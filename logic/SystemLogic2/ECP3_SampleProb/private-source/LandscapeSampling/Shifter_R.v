==> flow/design.v <==
module Shifter_R_Uni (in, out);
parameter bit_addr_shi = 19, bit_chip = 6, a = 3;
input wire [bit_addr_shi-1+bit_chip:0] in;
output reg [bit_chip-1:0] out;
always @(*) begin
	out <= in[a+bit_chip-1:a] + in[a-1];
end
endmodule
module Shifter_R (clk, clr, sb_r, in, out);
parameter bit_addr_shi = 19, bit_chip = 6, bit_shi_r = 5, sb_r_min = 3;
input wire clk, clr;
input wire [bit_shi_r-1:0] sb_r;
input wire [bit_addr_shi-1+bit_chip:0] in;
output reg [bit_chip-1:0] out;
reg [bit_chip-1:0] out_ns;
wire [bit_chip-1:0] out_uni[bit_addr_shi-1:sb_r_min]; 
always @(posedge clk or posedge clr) begin
	if (clr) begin
		out <= 0;
	end
	else begin
		out <= out_ns;
	end
end
genvar a;
generate
for (a = sb_r_min; a <= bit_addr_shi-1; a = a + 1) begin
	Shifter_R_Uni #(.bit_addr_shi(bit_addr_shi), .bit_chip(bit_chip), .a(a)) Shifter_R_Uni (in, out_uni[a]);
end
endgenerate
always @(*) begin
	if (sb_r >= sb_r_min) begin
		out_ns <= out_uni[sb_r];
	end
	else begin
		out_ns <= 0;
	end
end
endmodule
Step by step through the tools: Shifter_R --
The steps from the RTL of Shifter_R to its reports follow in flow order. Line numbers count from 1 in the design file above. Operators: Yosys type, input widths -> output width; for muxes data width and select width s. The mark - stands for no value.
Design: top module Shifter_R, clock port clk, library sky130hd, corner tt_025C_1v80

Word-level counts --
Source: Yosys, flattened and elaborated, memories not mapped. Widths are those after wreduce; folded enables and synchronous resets count as part of the registers. Registers that Yosys merges into a memory's read port (data or address) are not register bits. Print and check cells do not count. Equal cells are merged and count once.
Cells by class: $add $sub $neg 16, reductions and logical operators 1, $lt $le $gt $ge 1, mux-type cells 2, equality and inequality tests 18
Operators with widths (count):
- $pmux 6 s19 | 1
- $add 6x1->6 | 16
- $eq 5x4->1 const B | 8
- $eq 5x3->1 const B | 4
- $eq 5x5->1 const B | 3
- $eq 5x2->1 const B | 2
- $mux 6 | 1
- $eq 5x1->1 const B | 1
- $ge 5x2->1 const B | 1
- $logic_not 5->1 | 1
Storage and ports: output and inout bits 6, input bits 32, register bits after elaboration 6, elaborated cells 39

Longest topological paths --
Depth = most cells in a row (Yosys ltp): at word level without a register or memory, in the mapped netlist without a sequential cell, where the memories' decode and read muxes count.
Depth: depth in word-level cells 3, ABC_AREA 1, mapped depth 12, depth with buffers taken out 11

Synthesis result --
Yosys stat after the flow's synthesis: flattened, memories mapped to cells. It holds for the ABC_AREA given above (unset counts as 0); a run with the other value may have another netlist. The area totals of this step are shown rounded.
Cells by type:
- sky130_fd_sc_hd__nand2_1 | count 152, area in all 570.547 um^2
- sky130_fd_sc_hd__ha_1 | count 32, area in all 400.384 um^2
- sky130_fd_sc_hd__nand3_1 | count 70, area in all 350.336 um^2
- sky130_fd_sc_hd__nor2_1 | count 60, area in all 225.216 um^2
- sky130_fd_sc_hd__xor2_1 | count 25, area in all 218.96 um^2
- sky130_fd_sc_hd__inv_1 | count 41, area in all 153.898 um^2
- sky130_fd_sc_hd__dfrtp_1 | count 6, area in all 150.144 um^2
- sky130_fd_sc_hd__o21ai_0 | count 23, area in all 115.11 um^2
- sky130_fd_sc_hd__nand4_1 | count 16, area in all 100.096 um^2
- sky130_fd_sc_hd__xnor2_1 | count 7, area in all 61.309 um^2
- sky130_fd_sc_hd__clkbuf_1 | count 12, area in all 45.043 um^2
- sky130_fd_sc_hd__nand3b_1 | count 5, area in all 37.536 um^2
- sky130_fd_sc_hd__nor2_2 | count 6, area in all 37.536 um^2
- sky130_fd_sc_hd__buf_2 | count 6, area in all 30.029 um^2
- sky130_fd_sc_hd__a21oi_1 | count 4, area in all 20.019 um^2
- sky130_fd_sc_hd__nor3_1 | count 4, area in all 20.019 um^2
- sky130_fd_sc_hd__nor3_2 | count 2, area in all 20.019 um^2
- sky130_fd_sc_hd__o22ai_1 | count 3, area in all 18.768 um^2
Not listed: further types 10, cells in them 12.
Mapped netlist: standard cells after synthesis 486, chip area (Yosys) 2700 um^2, buffer cells 19, flip-flop cells 6, sequential area 150 um^2

Path before layout --
Source: OpenSTA report_checks on the synthesized netlist (no wires, ideal clock, input and output delay 20% of the period each), path of least setup slack; recovery checks are left aside. Register names are those of the netlist, which keeps one name where synthesis merged equal registers.
Timing after synthesis: path type input-to-reg, from input port in[17], to register out[2], path buffers 0, launch time at the first pin 436 ps, arrival time 1547 ps, library setup time 121 ps, period 2180 ps, path slack 512 ps, input delay 436 ps, path delay 1232 ps, required time 2059 ps, stages 9, period reached after synthesis 1668 ps
"path delay" = arrival - input delay + setup time. "stages": output pins that drive a net of the path, with the launching flip-flop's if there is one; two outputs of one cell count as two. "period reached after synthesis" is the clock period less the worst setup slack; recovery checks do not enter. This is arithmetic on one report: input and output delays are still those of the set period (20% each). The rows between start and end are the longest chain of elaborated cells between them; the timing report does not say that the signal goes this way. Where chains are equally long, one stands for them. Each line given opens the expression or statement behind the cell; cells for indexed reads and writes are added by Yosys, which also makes memories of some case tables.
On the way, after synthesis: path through sky130_fd_sc_hd__ha_1 > sky130_fd_sc_hd__ha_1 > sky130_fd_sc_hd__or2_2 > sky130_fd_sc_hd__nand3_1 > sky130_fd_sc_hd__o21ai_0 > sky130_fd_sc_hd__nor2_1 > sky130_fd_sc_hd__nand2_1 > sky130_fd_sc_hd__nor2_1 > sky130_fd_sc_hd__nor2_1, length of the longest elaborated chain 3, elaborated cells between the ends (all ways) 6, source lines of those cells 3, classes of those cells add/sub (4); mux (2)
RTL lines, path after synthesis:
- from (decl) | RTL line 13 | input wire [bit_addr_shi-1+bit_chip:0] in;
- $add 6x1->6 | RTL line 6 | out <= in[a+bit_chip-1:a] + in[a-1];
- $pmux 6 s19 | RTL line 33 | out_ns <= out_uni[sb_r];
- $mux 6 | RTL line 32 | if (sb_r >= sb_r_min) begin
- to (assign) | RTL line 19 | out <= 0;
- to (assign) | RTL line 22 | out <= out_ns;
- to (decl) | RTL line 14 | output reg [bit_chip-1:0] out;

Add stored flow runs of Shifter_R

Top module Shifter_R; platform sky130hd; tools Yosys and OpenROAD; 2 stored runs in no particular order. Input and output delays are each 20% of the period that was set; the output load is 0.01 pF.

* Flow run 1 | settings: period_ns 1.11; CORE_UTILIZATION 56; SETUP_SLACK_MARGIN -0.09; PLACE_DENSITY_LB_ADDON 0.21; CORE_ASPECT_RATIO 1.25; CORE_MARGIN 7; CELL_PAD_IN_SITES_GLOBAL_PLACEMENT 3; TNS_END_PERCENT 55; ABC_AREA 1; CTS_CLUSTER_SIZE 68; CAP_MARGIN 20; SLEW_MARGIN 20 | did not finish, placement stopped with FLW-0024
* Flow run 2 | settings: period_ns 1.98; CORE_UTILIZATION 69; TNS_END_PERCENT 60; SLEW_MARGIN 30; MIN_ROUTING_LAYER met1; MAX_ROUTING_LAYER met4; CAP_MARGIN 20; CORE_MARGIN 2 | did not finish, placement stopped with DPL-0033
